==> flow/design.v <==
module parking_management_system (
    input wire clk,
    input wire reset,
    input wire car_entered,
    input wire car_exited,
    input wire is_uni_car_entered,
    input wire is_uni_car_exited,
    output reg [9:0] uni_parked_car,  
    output reg [9:0] parked_car,  
    output reg [9:0] uni_vacated_space,  
    output reg [9:0] vacated_space,  
    output reg uni_is_vacated_space,  
    output reg is_vacated_space  
);
    parameter MAX_PARKING_SPACE = 700;  
    parameter MAX_UNI_SPACE = 500;  
    parameter CLK_FREQ = 100_000_000;  
    parameter NON_UNI_BASE_SPACE = 200;  
    reg [31:0] elapsed_time_cycles;
    reg [9:0] non_uni_space;
    reg [3:0] time_threshold;
    task update_space_availability;
        input [9:0] uni_parked_car, parked_car;
        output reg uni_is_vacated_space, is_vacated_space;
    begin
        if (uni_parked_car < MAX_UNI_SPACE && uni_parked_car + parked_car < MAX_PARKING_SPACE) begin
            uni_is_vacated_space = 1;
        end else begin
            uni_is_vacated_space = 0;
        end
        if (parked_car < non_uni_space && uni_parked_car + parked_car < MAX_PARKING_SPACE) begin
            is_vacated_space = 1;
        end else begin
            is_vacated_space = 0;
        end
    end
    endtask
    always @(posedge clk or posedge reset) begin
        if (reset) begin
            elapsed_time_cycles <= 0;
            time_threshold <= 0;
            uni_parked_car <= 0;
            parked_car <= 0;
            uni_vacated_space <= MAX_UNI_SPACE;
            vacated_space <= NON_UNI_BASE_SPACE;
            non_uni_space <= NON_UNI_BASE_SPACE;
            uni_is_vacated_space <= 1;
            is_vacated_space <= 1;
        end else begin
            elapsed_time_cycles <= elapsed_time_cycles + 1;
            case (elapsed_time_cycles)
                CLK_FREQ * 300 * 60: time_threshold <= 4;
                CLK_FREQ * 240 * 60: time_threshold <= 3;
                CLK_FREQ * 180 * 60: time_threshold <= 2;
                CLK_FREQ * 120 * 60: time_threshold <= 1;
                default: time_threshold <= 0;
            endcase
            case (time_threshold)
                0: non_uni_space <= NON_UNI_BASE_SPACE;
                1: non_uni_space <= 250;
                2: non_uni_space <= 300;
                3: non_uni_space <= 350;
                4: non_uni_space <= MAX_UNI_SPACE;
            endcase
            if (car_entered && is_uni_car_entered) begin
                if (uni_parked_car < MAX_UNI_SPACE && uni_parked_car + parked_car < MAX_PARKING_SPACE) begin
                    uni_parked_car <= uni_parked_car + 1;
                    uni_vacated_space <= uni_vacated_space - 1;
                end
                update_space_availability(uni_parked_car, parked_car, uni_is_vacated_space, is_vacated_space);
            end else if (car_exited && is_uni_car_exited) begin
                if (uni_parked_car > 0) begin
                    uni_parked_car <= uni_parked_car - 1;
                    uni_vacated_space <= uni_vacated_space + 1;
                    uni_is_vacated_space <= 1;
                end
            end else if (car_entered && !is_uni_car_entered) begin
                if (parked_car + uni_parked_car < MAX_PARKING_SPACE && parked_car < non_uni_space) begin
                    parked_car <= parked_car + 1;
                    vacated_space <= vacated_space - 1;
                    update_space_availability(uni_parked_car, parked_car, uni_is_vacated_space, is_vacated_space);
                end
            end else if (car_exited && !is_uni_car_exited) begin
                if (parked_car > 0) begin
                    parked_car <= parked_car - 1;
                    vacated_space <= vacated_space + 1;
                    is_vacated_space <= 1;
                end
            end
        end
    end
endmodule
======== Reports on parking_management_system ========
What the tools print for parking_management_system, step after step.
Lines are those of the file above, counted from 1.
Library cell names are shortened.
A cell with n/a has no value.
set-up
  top ..................................... parking_management_system
  clock input ............................. clk
  cell library ............................ sky130hd
  timing corner ........................... tt_025C_1v80

======== Elaborated design ========
Yosys after proc, flatten, opt, wreduce and memory -nomap, before mapping. Memory bits, and registers merged into a memory's read port (data or address), are not among the register bits. Print and check cells are not counted. Equal cells are merged and count once.
cells by class
  muxes and demuxes ....................... 31
  shift operators ......................... 0
  reductions and logical operators ........ 22
  equal/unequal tests ..................... 13
  order comparisons ....................... 5
  bitwise operators ....................... 2
  divide/modulo/power cells ............... 0
  multipliers ............................. 0
  $add $sub $neg .......................... 10
operators with widths
  kind                                                                       count
  10-bit 2-to-1 mux                                                          16
  32-bit by 31-bit == test with 1-bit output with constant B                 2
  10-bit parallel mux with 5-bit select                                      1
  10-bit by 1-bit adder with 10-bit output with constant B                   4
  10-bit by 1-bit subtractor with 10-bit output with constant B              4
  32-bit by 1-bit adder with 32-bit output with constant B                   1
  32-bit by 29-bit == test with 1-bit output with constant B                 1
  32-bit == test with constant B                                             1
  10-bit by 1-bit greater-than comparator with 1-bit output with constant B  2
  1-bit 2-to-1 mux                                                           13
  3-bit nonzero test                                                         4
  3-bit parallel mux with 4-bit select                                       1
  10-bit by 10-bit adder with 11-bit output                                  1
  11-bit by 10-bit less-than comparator with 1-bit output with constant B    1
  10-bit less-than comparator                                                1
  10-bit by 9-bit less-than comparator with 1-bit output with constant B     1
  2-bit nonzero test                                                         4
  1-bit logical AND                                                          6
  3-bit by 2-bit == test with 1-bit output with constant B                   2
  3-bit by 2-bit inequality test with 1-bit output with constant B           2
  3-bit AND reduction                                                        2
  5-bit AND reduction                                                        1
  5-bit nonzero test                                                         1
  2-bit by 1-bit inequality test with 1-bit output with constant B           2
  4-bit logical NOT                                                          1
  4-bit AND reduction                                                        1
  3-bit by 1-bit == test with 1-bit output with constant B                   1
  3-bit == test with constant B                                              1
Other operator kinds: 3; their cells: 5.
word-level totals
  word-level cells ........................ 92
  output and inout bits ................... 42
  memory bits (writable) .................. 0
  input bits .............................. 6
  memory bits (read-only) ................. 0
  register bits ........................... 87
  memories kept ........................... 0
  latch bits .............................. 0
  clocked read ports x word width ......... 0

======== Depth ========
Longest topological path by Yosys (ltp), each cell counted once; first at word level (registers and memories cut), then after technology mapping (sequential cells cut; the memories' decode and read muxes count).
depth
  depth in word-level cells ............... 8
  ABC_AREA ................................ 1
  depth in mapped cells ................... 18
  gate-level depth less buffers ........... 17

======== After synthesis ========
The flow's flattened synthesis, as Yosys stat reports it; memories are mapped. The netlist is that of the ABC_AREA named above (0 if unset); the other value can give another one.
The area totals of this step are shown rounded.
cells by type
  type     count  area in all (sq um)
  dfrtp_1  71     1.78E+03
  nand2_1  217    814.531
  ha_1     50     625.6
  xor2_1   51     446.678
  dfstp_2  15     394.128
  nand3_1  76     380.365
  inv_1    95     356.592
  nor2_1   59     221.462
  a21oi_1  36     180.173
  nand4_1  18     112.608
  xnor2_1  12     105.101
  nor4_1   15     93.84
  nor3_1   18     90.086
  fa_1     4      80.077
  o21ai_0  15     75.072
  nand3_2  4      40.038
  nand2_2  6      37.536
  buf_4    4      30.029
Other cell types: 21; their cells: 41.
synthesis totals
  flip-flop cells ......................... 86
  area of sequential cells ................ 2170 sq um
  mapped cells ............................ 807
  buffer cells ............................ 12
  chip area (Yosys) ....................... 6170 sq um

======== Path before layout ========
OpenSTA on the mapped netlist: ideal clock, no wires. The path of least setup slack (recovery checks aside). Input and output delay are each 20% of the period. Register names are those of the netlist, which keeps one name where synthesis merged equal registers.
timing after synthesis
  kind .................................... input to register
  start ................................... input port car_entered
  end ..................................... register vacated_space[8]
  setup time .............................. 65 ps
  clock period ............................ 3640 ps
  arrival ................................. 2994 ps
  delay of the path ....................... 2331 ps
  slack ................................... 581 ps
  input delay ............................. 728 ps
  stages .................................. 10
  buffers on the path ..................... 0
  synthesis period reached ................ 3059 ps
"delay of the path" is the arrival time less input delay plus setup time.
"stages" counts driving pins, that of a launching flip-flop among them; a cell with two outputs on the path counts twice.
"synthesis period reached" is the clock period less the worst setup slack; recovery checks do not enter. This is arithmetic on one report: input and output delays are still those of the set period (20% each).
Between the ends stands the longest chain of elaborated cells between them, by number of cells; it is not shown to be the way that was timed. Of several equally long chains one is given.
A line is the first line of the expression or statement that the cell stems from. Yosys adds cells for indexed reads and writes and turns some case tables into memories.
At most two assigning lines are given for a register; there are more.
between the ends, after synthesis
  cells stage by stage .................... inv_1 nor2_1 inv_1 fa_1 o21ai_0 nand4_1 o211ai_1 xor2_1 nand3_1 nand2_1
  length of the longest elaborated chain .. 3
  elaborated cells on any way between the ends .. 8
  RTL lines with such cells ............... 2
ends and longest elaborated chain, after synthesis
  item                 line  text
  from (decl)          4     input wire car_entered,
  1-bit logical AND    65    if (car_entered && is_uni_car_entered) begin
  1-bit inverter       n/a
  5-bit AND reduction  n/a
  to (assign)          80    vacated_space <= vacated_space - 1;
  to (assign)          86    vacated_space <= vacated_space + 1;
  to (decl)            11    output reg [9:0] vacated_space,

======== Worst path after layout ========
Path of least setup slack in the final report of run A (OpenROAD, finished layout, wires in). Where an end is a register, its clock arrival counts in the times.
The report prints the path's times to 10 ps; the period is as set.
timing post-layout
  kind .................................... input to register
  start ................................... input port is_uni_car_entered
  end ..................................... register uni_vacated_space[8]
  input delay ............................. 1010 ps
  clock period ............................ 5040 ps
  arrival ................................. 4200 ps
  buffers on the path ..................... 1
  slack ................................... 1140 ps
  setup time .............................. 50 ps
  stages .................................. 16
Between the ends stands the longest chain of elaborated cells between them, by number of cells; it is not shown to be the way that was timed. Of several equally long chains one is given.
At most two assigning lines are given for a register; there are more.
between the ends, post-layout
  cells stage by stage .................... clkdlybuf4s50_1 nand2_1 inv_1 ha_1 nand2_1 o21ai_0 nand2_1 nand2_1 nand2_1 nand2_1 nand2_1 a21oi_1 o21ai_0 nand2_1 nand2_1 nand2_1
  length of the longest elaborated chain .. 3
  elaborated cells on any way between the ends .. 6
  RTL lines with such cells ............... 1
ends and longest elaborated chain, post-layout
  item                                              line  text
  from (decl)                                       6     input wire is_uni_car_entered,
  1-bit logical AND                                 65    if (car_entered && is_uni_car_entered) begin
  2-bit by 1-bit inequality test with 1-bit output  n/a
  3-bit AND reduction                               n/a
  to (assign)                                       68    uni_vacated_space <= uni_vacated_space - 1;
  to (assign)                                       74    uni_vacated_space <= uni_vacated_space + 1;
  to (decl)                                         10    output reg [9:0] uni_vacated_space,

2 stored runs of parking_management_system in the flow (synthesis by Yosys, layout by OpenROAD, sky130hd cells), in arbitrary order. Constraints: input delay and output delay 20% of the set period each, output load 0.01 pF.
"clock period reached": clock period set for the run, less the worst setup slack. It is reckoned from that one timing run; input and output delays stay at 20% of the period that was set.
"time of the worst setup path" means the part of the period allowed to the worst setup path (the constraints hold back 20% at inputs and 20% at outputs) less its slack; where the path has registers, the arrival times of their clocks count too.
"total power after layout": no workload was simulated; the value follows from the tool's default switching activity.
"time of the worst setup path" is known to 10 ps.
The results are shown rounded.

======== run A ========
==> flow/run.sh <==
#!/bin/bash
# the make line also repeats the synthesis and layout settings of config.mk as NAME=value (left out here)
make -C /OpenROAD-flow-scripts/flow DESIGN_CONFIG=/design/flow/config.mk WORK_HOME=/design/flow/orfs CLKGATE_MAP_FILE= finish
==> flow/config.mk <==
export PLATFORM = sky130hd
export DESIGN_NAME = parking_management_system
export DESIGN_NICKNAME = parking_management_system
export VERILOG_FILES = /design/flow/design.v
export SDC_FILE = /design/flow/constraint.sdc
export NUM_CORES = 4
export LEC_CHECK = 0
export ABC_AREA = 1
export CAP_MARGIN = 30
export CELL_PAD_IN_SITES_DETAIL_PLACEMENT = 2
export CELL_PAD_IN_SITES_GLOBAL_PLACEMENT = 2
export CORE_MARGIN = 7
export CORE_UTILIZATION = 23
export GPL_TIMING_DRIVEN = 0
export HOLD_SLACK_MARGIN = 0.1
export MAX_ROUTING_LAYER = met4
export PLACE_DENSITY_LB_ADDON = 0.09
export SETUP_SLACK_MARGIN = 0.31
export SLEW_MARGIN = 35
==> flow/constraint.sdc <==
create_clock -name core_clock -period 5.04 [get_ports {clk}]
set_input_delay 1.0080 -clock core_clock [delete_from_list [all_inputs] [get_ports {clk}]]
set_output_delay 1.0080 -clock core_clock [all_outputs]
set_load 0.01 [all_outputs]

-------- measured, run A --------
  mapped cell area after synthesis ........ 6170 sq um
  area inside the die boundary ............ 31600 sq um
  standard-cell area after routing ........ 7400 sq um
  final utilization ....................... 28.2%
  worst setup slack after layout .......... 1140 ps
  post-route setup TNS .................... 0 ps
  worst hold slack in the final report .... 471 ps
  total power after layout ................ 4320 µW
  clock period reached .................... 3896 ps
  time of the worst setup path ............ 2890 ps
  class of the worst setup path ........... input to register

======== run B ========
==> flow/run.sh <==
#!/bin/bash
# the make line also repeats the synthesis and layout settings of config.mk as NAME=value (left out here)
make -C /OpenROAD-flow-scripts/flow DESIGN_CONFIG=/design/flow/config.mk WORK_HOME=/design/flow/orfs CLKGATE_MAP_FILE= finish
==> flow/config.mk <==
export PLATFORM = sky130hd
export DESIGN_NAME = parking_management_system
export DESIGN_NICKNAME = parking_management_system
export VERILOG_FILES = /design/flow/design.v
export SDC_FILE = /design/flow/constraint.sdc
export NUM_CORES = 4
export LEC_CHECK = 0
export CAP_MARGIN = 20
export CORE_MARGIN = 2
export CORE_UTILIZATION = 40
export SLEW_MARGIN = 20
==> flow/constraint.sdc <==
create_clock -name core_clock -period 3.75 [get_ports {clk}]
set_input_delay 0.7500 -clock core_clock [delete_from_list [all_inputs] [get_ports {clk}]]
set_output_delay 0.7500 -clock core_clock [all_outputs]
set_load 0.01 [all_outputs]

-------- measured, run B --------
  mapped cell area after synthesis ........ 5630 sq um
  area inside the die boundary ............ 15000 sq um
  standard-cell area after routing ........ 6780 sq um
  final utilization ....................... 49.1%
  worst setup slack after layout .......... 418 ps
  post-route setup TNS .................... 0 ps
  worst hold slack in the final report .... 480 ps
  total power after layout ................ 5730 µW
  clock period reached .................... 3332 ps
  time of the worst setup path ............ 3330 ps
  class of the worst setup path ........... register to register
